==> flow/design.v <==
`timescale 1ns / 1ps
module ik_compute(clk, rst, compute, ek, ik1, ik);
	input clk, rst, compute;          
	input signed [8:0] ek;            
	input signed [16:0] ik1;			 
	output reg [16:0] ik;            
localparam signed [4:0] KI = 5'd14;  
always @ (posedge clk) 
	if (rst)
		ik = 17'b0;
	else begin
		if (compute)
			ik = ((KI * ek) + ik1);     
		else
			ik = ik;                    
	end
endmodule
## Tool chain data of ik_compute

The steps from the RTL of ik_compute to its reports follow in flow order.
Lines are those of the file above, counted from 1.
Operators: Yosys type, input widths -> output width; for muxes data width and select width s.
Cell names lack the library's common part.
Not given: n/a

| inputs | value |
|---|---|
| design top | ik_compute |
| clock input | clk |
| standard-cell library | sky130hd |
| corner | tt_025C_1v80 |

## Word-level counts

Yosys after proc, flatten, opt, wreduce and memory -nomap, before mapping. Enables and synchronous resets that opt folds into registers are not counted as muxes. Memory bits, and registers merged into a memory's read port (data or address), are not among the register bits. Print and check cells are not counted. Equal cells are merged and count once.

| storage and ports | value |
|---|---|
| register bits after elaboration | 17 |
| input bits | 29 |
| output and inout bits | 17 |
| elaborated cells | 3 |

| cells by class | value |
|---|---|
| $add $sub $neg | 1 |
| multipliers | 1 |

Operators with widths:

| operator | count |
|---|---|
| $mul 4x9->13 const A | 1 |
| $add 14x17->17 | 1 |

## Longest topological paths

Longest topological path by Yosys (ltp), each cell counted once; first at word level (registers and memories cut), then after technology mapping (sequential cells cut; the memories' decode and read muxes count).

| logic depth | value |
|---|---|
| depth after elaboration | 2 |
| ABC_AREA | 0 |
| mapped depth | 19 |
| depth with buffers taken out | 19 |

## After synthesis

Source: synth_stat.txt of the flow (Yosys; design flattened, memories mapped). It holds for the ABC_AREA given above (unset counts as 0); a run with the other value may have another netlist.
Totals and module areas in this step are rounded.

Cells by type:

| cell | count | area in all (um2) |
|---|---|---|
| ha_1 | 36 | 450.432 |
| dfxtp_1 | 17 | 340.326 |
| fa_1 | 7 | 140.134 |
| xnor2_1 | 16 | 140.134 |
| inv_1 | 32 | 120.115 |
| mux2i_1 | 11 | 110.106 |
| nor2_1 | 21 | 78.826 |
| a21oi_1 | 15 | 75.072 |
| xor2_1 | 7 | 61.309 |
| a21o_1 | 8 | 60.058 |
| a211oi_1 | 7 | 52.55 |
| nand2_1 | 12 | 45.043 |
| o21ai_0 | 9 | 45.043 |
| o21a_1 | 5 | 37.536 |
| nand2b_1 | 5 | 31.28 |
| o21bai_1 | 4 | 30.029 |
| a2111oi_4 | 1 | 27.526 |
| nor3b_1 | 3 | 22.522 |

Not listed: further types 31, cells in them 42.

| mapped netlist | value |
|---|---|
| cells in the netlist | 258 |
| mapped area | 0.002201 mm2 |
| area of sequential cells | 0.0003403 mm2 |
| mapped flip-flops | 17 |
| buffer cells | 7 |

## Worst setup path after synthesis

Path of least setup slack by OpenSTA after synthesis, without wires, with an ideal clock, recovery checks aside; 20% of the period is set as input and as output delay. Where synthesis merged equal registers, the netlist keeps one of their names.

| timing post-synthesis | value |
|---|---|
| path kind | input-to-reg |
| start point | input port ek[2] |
| end point | register ik[15] |
| period | 6.37 ns |
| external input delay | 1.274 ns |
| library setup time | 0.134 ns |
| time at the first pin | 1.274 ns |
| data arrival time | 4.929 ns |
| required time | 6.236 ns |
| setup slack | 1.307 ns |
| delay of the path | 3.789 ns |
| stages on the path | 18 |
| path buffers | 0 |
| synthesis period reached | 5.063 ns |

"delay of the path" = arrival - input delay + setup time.
"stages on the path" counts driving pins, that of a launching flip-flop among them; a cell with two outputs on the path counts twice.
"synthesis period reached" = period - worst setup slack (recovery checks aside). The figure is calculated, with input and output delays left at 20% of the set period.
The rows between start and end are the longest chain of elaborated cells between them; the timing report does not say that the signal goes this way. Where chains are equally long, one stands for them.
A line is the first line of the expression or statement that the cell stems from. Yosys adds cells for indexed reads and writes and turns some case tables into memories.
At most two assigning lines are given for a register; there are more.

| on the way, post-synthesis | value |
|---|---|
| cells stage by stage | ha_1 -> inv_1 -> fa_1 -> inv_1 -> ha_1 -> nor2b_1 -> o31a_1 -> o41a_1 -> a21oi_1 -> xnor2_1 -> ha_1 -> nand2_1 -> nor2_1 -> nand2_1 -> o21ai_1 -> nand4_1 -> and3_2 -> or4_1 |
| cells in the longest elaborated chain | 2 |
| elaborated cells on any way between the ends | 2 |
| RTL lines with such cells | 1 |
| classes of those cells | add/sub: 1; mul: 1 |

Ends and longest elaborated chain, post-synthesis:

| what | line | text |
|---|---|---|
| from (decl) | 4 | `input signed [8:0] ek;` |
| $mul 4x9->13 | 13 | `ik = ((KI * ek) + ik1);` |
| $add 14x17->17 | 13 |  |
| to (assign) | 13 |  |
| to (assign) | 15 | `ik = ik;` |
| to (decl) | 6 | `output reg [16:0] ik;` |

## Worst path after layout

Path of least setup slack in the final report of record 1 (OpenROAD, finished layout, wires in). Where an end is a register, its clock arrival counts in the times.

| timing post-layout | value |
|---|---|
| path kind | input-to-reg |
| start point | input port ek[2] |
| end point | register ik[15] |
| period | 9.03 ns |
| external input delay | 1.81 ns |
| library setup time | 0.12 ns |
| time at the first pin | 1.81 ns |
| data arrival time | 6.44 ns |
| required time | 9.19 ns |
| setup slack | 2.75 ns |
| stages on the path | 19 |
| path buffers | 1 |

The rows between start and end are the longest chain of elaborated cells between them; the timing report does not say that the signal goes this way. Where chains are equally long, one stands for them.
At most two assigning lines are given for a register; there are more.

| on the way, post-layout | value |
|---|---|
| cells stage by stage | clkdlybuf4s50_1 -> ha_1 -> inv_1 -> fa_1 -> inv_1 -> ha_1 -> nor2b_1 -> o31a_1 -> o41a_1 -> a21oi_1 -> xnor2_1 -> ha_1 -> nand2_1 -> nor2_1 -> nand2_1 -> o21ai_1 -> nand4_1 -> and3_2 -> or4_1 |
| cells in the longest elaborated chain | 2 |
| elaborated cells on any way between the ends | 2 |
| RTL lines with such cells | 1 |
| classes of those cells | add/sub: 1; mul: 1 |

Ends and longest elaborated chain, post-layout:

| what | line | text |
|---|---|---|
| from (decl) | 4 | `input signed [8:0] ek;` |
| $mul 4x9->13 | 13 | `ik = ((KI * ek) + ik1);` |
| $add 14x17->17 | 13 |  |
| to (assign) | 13 |  |
| to (assign) | 15 | `ik = ik;` |
| to (decl) | 6 | `output reg [16:0] ik;` |

Hand-over note for ik_compute

2 stored runs of ik_compute in the flow (synthesis by Yosys, layout by OpenROAD, sky130hd cells), in arbitrary order. Constraints: input delay and output delay 20% of the set period each, output load 0.01 pF.
"clock period achieved" is the run's clock period less its worst setup slack. It is reckoned from that one timing run; input and output delays stay at 20% of the period that was set.
"worst setup path time" = time allowed to the worst setup path (clock period - input delay - output delay, where it has them) - its slack; a late launch clock adds to it, a late capture clock takes from it.
The results are shown rounded.

#### Record 1

| setting | value |
|---|---|
| period_ns | `9.03` |
| CORE_UTILIZATION | `69` |
| SETUP_SLACK_MARGIN | `1.42` |
| PLACE_DENSITY_LB_ADDON | `0.08` |
| CORE_MARGIN | `5` |
| TNS_END_PERCENT | `10` |
| ABC_AREA | `0` |
| GPL_ROUTABILITY_DRIVEN | `1` |
| CTS_CLUSTER_DIAMETER | `62` |
| MIN_ROUTING_LAYER | `met2` |
| MAX_ROUTING_LAYER | `met5` |
| CAP_MARGIN | `20` |
| SLEW_MARGIN | `20` |

| result | value |
|---|---|
| standard-cell area after layout | 0.002683 mm2 |
| utilization in the final report | 0.879 |
| die area | 0.004419 mm2 |
| worst setup path time | 4.47 ns |
| worst path kind | input-to-reg |
| area of the synthesized netlist | 0.002201 mm2 |
| clock period achieved | 6.279 ns |
| worst hold slack after layout | 0.485 ns |
| worst setup slack after layout | 2.751 ns |
| final setup TNS | 0.000 ns |

#### Record 2

| setting | value |
|---|---|
| period_ns | `4.97` |
| CORE_UTILIZATION | `17` |
| PLACE_DENSITY_LB_ADDON | `0.17` |
| CORE_ASPECT_RATIO | `0.7` |
| CELL_PAD_IN_SITES_GLOBAL_PLACEMENT | `0` |
| CELL_PAD_IN_SITES_DETAIL_PLACEMENT | `2` |
| GPL_TIMING_DRIVEN | `0` |
| GPL_ROUTABILITY_DRIVEN | `0` |
| MIN_ROUTING_LAYER | `met1` |
| CAP_MARGIN | `20` |
| CORE_MARGIN | `2` |
| SLEW_MARGIN | `20` |

| result | value |
|---|---|
| worst setup path time | 3.86 ns |
| worst path kind | input-to-reg |
| standard-cell area after layout | 0.003234 mm2 |
| area of the synthesized netlist | 0.002201 mm2 |
| worst setup slack after layout | 0.118 ns |
| final setup TNS | 0.000 ns |
| utilization in the final report | 0.259 |
| worst hold slack after layout | 0.485 ns |
| clock period achieved | 4.852 ns |
| die area | 0.01389 mm2 |

End of note.

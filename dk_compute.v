==> flow/design.v <==
`timescale 1ns / 1ps
module dk_compute(clk, rst, compute, yk, yk1, dk);
	input clk, rst, compute;             
	input signed [8:0] yk, yk1;          
	output reg [18:0] dk;               
localparam signed [9:0] KD = 10'd300;   
always @ (posedge clk)
	if (rst)
		dk = 19'b0;
	else begin
		if (compute)
			dk = (KD * (yk - yk1));        
		else
			dk = dk;                       
	end
endmodule
# --- Step by step through the tools: dk_compute ---
# The steps from the RTL of dk_compute to its reports follow in flow order.
# Line numbers count from 1 in the design file above.
# Library cell names are shortened.
inputs:
  design: "dk_compute"
  clk_port: "clk"
  cell_library: "sky130hd"
  pvt_corner: "tt_025C_1v80"

# --- After elaboration ---
# Source: Yosys, flattened and elaborated, memories not mapped. Widths are those after wreduce; folded enables and synchronous resets count as part of the registers. Registers that Yosys merges into a memory's read port (data or address) are not register bits. Print and check cells do not count. Equal cells are merged and count once.
bits:
  mem_count: 0
  clocked_rd_ports_x_width: 0
  in_bits: 21
  latchBits: 0
  reg_bits: 17
  ram_bits: 0
  romBits: 0
op_classes:
  n_addsub: 1
  multipliers: 1
  n_eq: 0
  reduce_and_logical: 0
  cmp: 0
  div: 0
  n_mux: 0
  shift: 0
  logic: 0
ops:
  columns: ["op", "count"]
  rows:
  - ["8-bit by 10-bit multiplier with 17-bit output (first input constant)", 1]
  - ["9-bit by 9-bit subtractor with 10-bit output", 1]

# --- Longest topological paths ---
# Yosys ltp: most cells in a row. Word level: on the elaborated netlist, between registers, memories and ports. Mapped: between sequential cells and ports; inverters and the memories' decode and read muxes count.
logic_depth:
  depth_word: 2
  abc_area: 0
  ltp_mapped: 20

# --- After synthesis ---
# The flow's flattened synthesis, as Yosys stat reports it; memories are mapped. The netlist is that of the ABC_AREA named above (0 if unset); the other value can give another one.
# The area totals of this step are shown rounded.
types:
  columns: ["type", "count", "type_area_um2"]
  rows:
  - ["ha_1", 50, 625.6]
  - ["fa_1", 18, 360.346]
  - ["dfxtp_1", 17, 340.326]
  - ["inv_1", 67, 251.491]
  - ["nor2_1", 27, 101.347]
  - ["xnor2_1", 10, 87.584]
  - ["a21oi_1", 15, 75.072]
  - ["mux2i_1", 7, 70.067]
  - ["nand2_1", 11, 41.29]
  - ["o21a_1", 5, 37.536]
  - ["nor2b_1", 5, 31.28]
  - ["a211oi_1", 4, 30.029]
  - ["a211o_1", 3, 26.275]
  - ["xor2_1", 3, 26.275]
  - ["o21ai_0", 5, 25.024]
  - ["o21ai_1", 5, 25.024]
  - ["or3_1", 4, 25.024]
  - ["a21o_1", 3, 22.522]
# Not listed: further types 36, cells in them 50.
mapped:
  sequential_area_mm2: 0.00034
  mapped_cells: 309
  synth_area_mm2: 0.00259
  ffs: 17

# --- Path before layout ---
# OpenSTA on the mapped netlist: ideal clock, no wires. The path of least setup slack (recovery checks aside). Input and output delay are each 20% of the period. Register names are those of the netlist, which keeps one name where synthesis merged equal registers.
synth_path:
  path_type: "in2reg"
  start: "input yk[0]"
  end: "register dk[14]"
  n_path_buf: 0
  input_delay_ns: 1.516
  required_ns: 7.458
  path_slack_ns: 1.935
  setup_time_ns: 0.122
  period_ns: 7.58
  t_first_pin_ns: 1.516
  delay_ns: 4.129
  stages: 18
  arrival_time_ns: 5.523
  period_less_setup_slack_ns: 5.645
# "delay_ns" is the arrival time less input delay plus setup time.
# "stages": output pins that drive a net of the path, with the launching flip-flop's if there is one; two outputs of one cell count as two.
# "period_less_setup_slack_ns" is the clock period less the worst setup slack; recovery checks do not enter. This is arithmetic on one report: input and output delays are still those of the set period (20% each).
# The rows between start and end are the longest chain of elaborated cells between them; the timing report does not say that the signal goes this way. Where chains are equally long, one stands for them.
# Each line given opens the expression or statement behind the cell; cells for indexed reads and writes are added by Yosys, which also makes memories of some case tables.
# A register here has more assigning lines than the two given.
synth_between:
  cell_sequence: "inv_1 > ha_1 > fa_1 > nor2b_1 > o21ai_1 > a21oi_1 > o41a_1 > xor2_1 > ha_1 > fa_1 > inv_1 > fa_1 > inv_1 > ha_1 > a211o_1 > o21ai_1 > nand2_1 > a221o_1"
  elab_chain_cells: 2
synth_lines:
  columns: ["item", "line", "source"]
  rows:
  - ["start: declaration", 4, "input signed [8:0] yk, yk1;"]
  - ["9-bit by 9-bit subtractor with 10-bit output", 12, "dk = (KD * (yk - yk1));"]
  - ["8-bit by 10-bit multiplier with 17-bit output", 12, null]
  - ["end: assignment", 12, null]
  - ["end: assignment", 14, "dk = dk;"]
  - ["end: declaration", 5, "output reg [18:0] dk;"]

# --- Worst path after layout ---
# Path of least setup slack in the final report of run 2 (OpenROAD, finished layout, wires in). Where an end is a register, its clock arrival counts in the times.
layout_path:
  path_type: "in2reg"
  start: "input yk1[1]"
  end: "register dk[14]"
  period_ns: 7.59
  setup_time_ns: 0.11
  input_delay_ns: 1.52
  stages: 18
  path_slack_ns: 1.41
  arrival_time_ns: 6.33
  t_first_pin_ns: 1.52
  n_path_buf: 1
  required_ns: 7.74
# The rows between start and end are the longest chain of elaborated cells between them; the timing report does not say that the signal goes this way. Where chains are equally long, one stands for them.
# A register here has more assigning lines than the two given.
layout_between:
  cell_sequence: "clkdlybuf4s50_1 > inv_1 > ha_1 > nor2b_1 > o21ai_1 > a21oi_1 > o31a_1 > o22ai_1 > ha_1 > fa_1 > inv_1 > fa_1 > inv_1 > ha_1 > a211o_1 > o21ai_1 > nand2_1 > a221o_1"
  elab_chain_cells: 2
layout_lines:
  columns: ["item", "line", "source"]
  rows:
  - ["start: declaration", 4, "input signed [8:0] yk, yk1;"]
  - ["9-bit by 9-bit subtractor with 10-bit output", 12, "dk = (KD * (yk - yk1));"]
  - ["8-bit by 10-bit multiplier with 17-bit output", 12, null]
  - ["end: assignment", 12, null]
  - ["end: assignment", 14, "dk = dk;"]
  - ["end: declaration", 5, "output reg [18:0] dk;"]

# Measured results for dk_compute: 2 stored runs of the Yosys and OpenROAD flow on sky130hd. The settings differ; the order carries no meaning. The constraints put input and output delay at 20% of the set period each and load the outputs with 0.01 pF.
# By "power_total_w" is meant OpenSTA's value without simulated activity: inputs other than the clock are taken to toggle once in ten clock periods, and the tool carries that through the logic.
# The measured numbers are rounded.
runs:
  - name: "run 1"
    settings:
      period_ns: 5.44
      CORE_UTILIZATION: 62
      SETUP_SLACK_MARGIN: 0.14
      PLACE_DENSITY: 0.7
      HOLD_SLACK_MARGIN: 0.04
      CORE_MARGIN: 10
      CELL_PAD_IN_SITES_GLOBAL_PLACEMENT: 1
      CELL_PAD_IN_SITES_DETAIL_PLACEMENT: 0
      TNS_END_PERCENT: 20
      GPL_TIMING_DRIVEN: 1
      CTS_CLUSTER_DIAMETER: 269
      CAP_MARGIN: 25
      SLEW_MARGIN: 15
      MIN_ROUTING_LAYER: "met1"
      MAX_ROUTING_LAYER: "met4"
    outcome: "no results, placement failed with GPL-0301"
  - name: "run 2"
    settings:
      period_ns: 7.59
      CORE_UTILIZATION: 26
      SETUP_SLACK_MARGIN: -0.35
      PLACE_DENSITY: 0.85
      ABC_AREA: 0
      GPL_ROUTABILITY_DRIVEN: 1
      CTS_CLUSTER_SIZE: 57
      MAX_ROUTING_LAYER: "met4"
      CAP_MARGIN: 20
      CORE_MARGIN: 2
      SLEW_MARGIN: 20
    results:
      synthesis_area_mm2: 0.00259
      cell_area_final_mm2: 0.00314
      ws_hold_ns: 0.460
      power_total_w: 0.00143
      timing.setup.ws_ns: 1.41
      total_negative_slack_ns: 0.000
      design_die_area_mm2: 0.0108
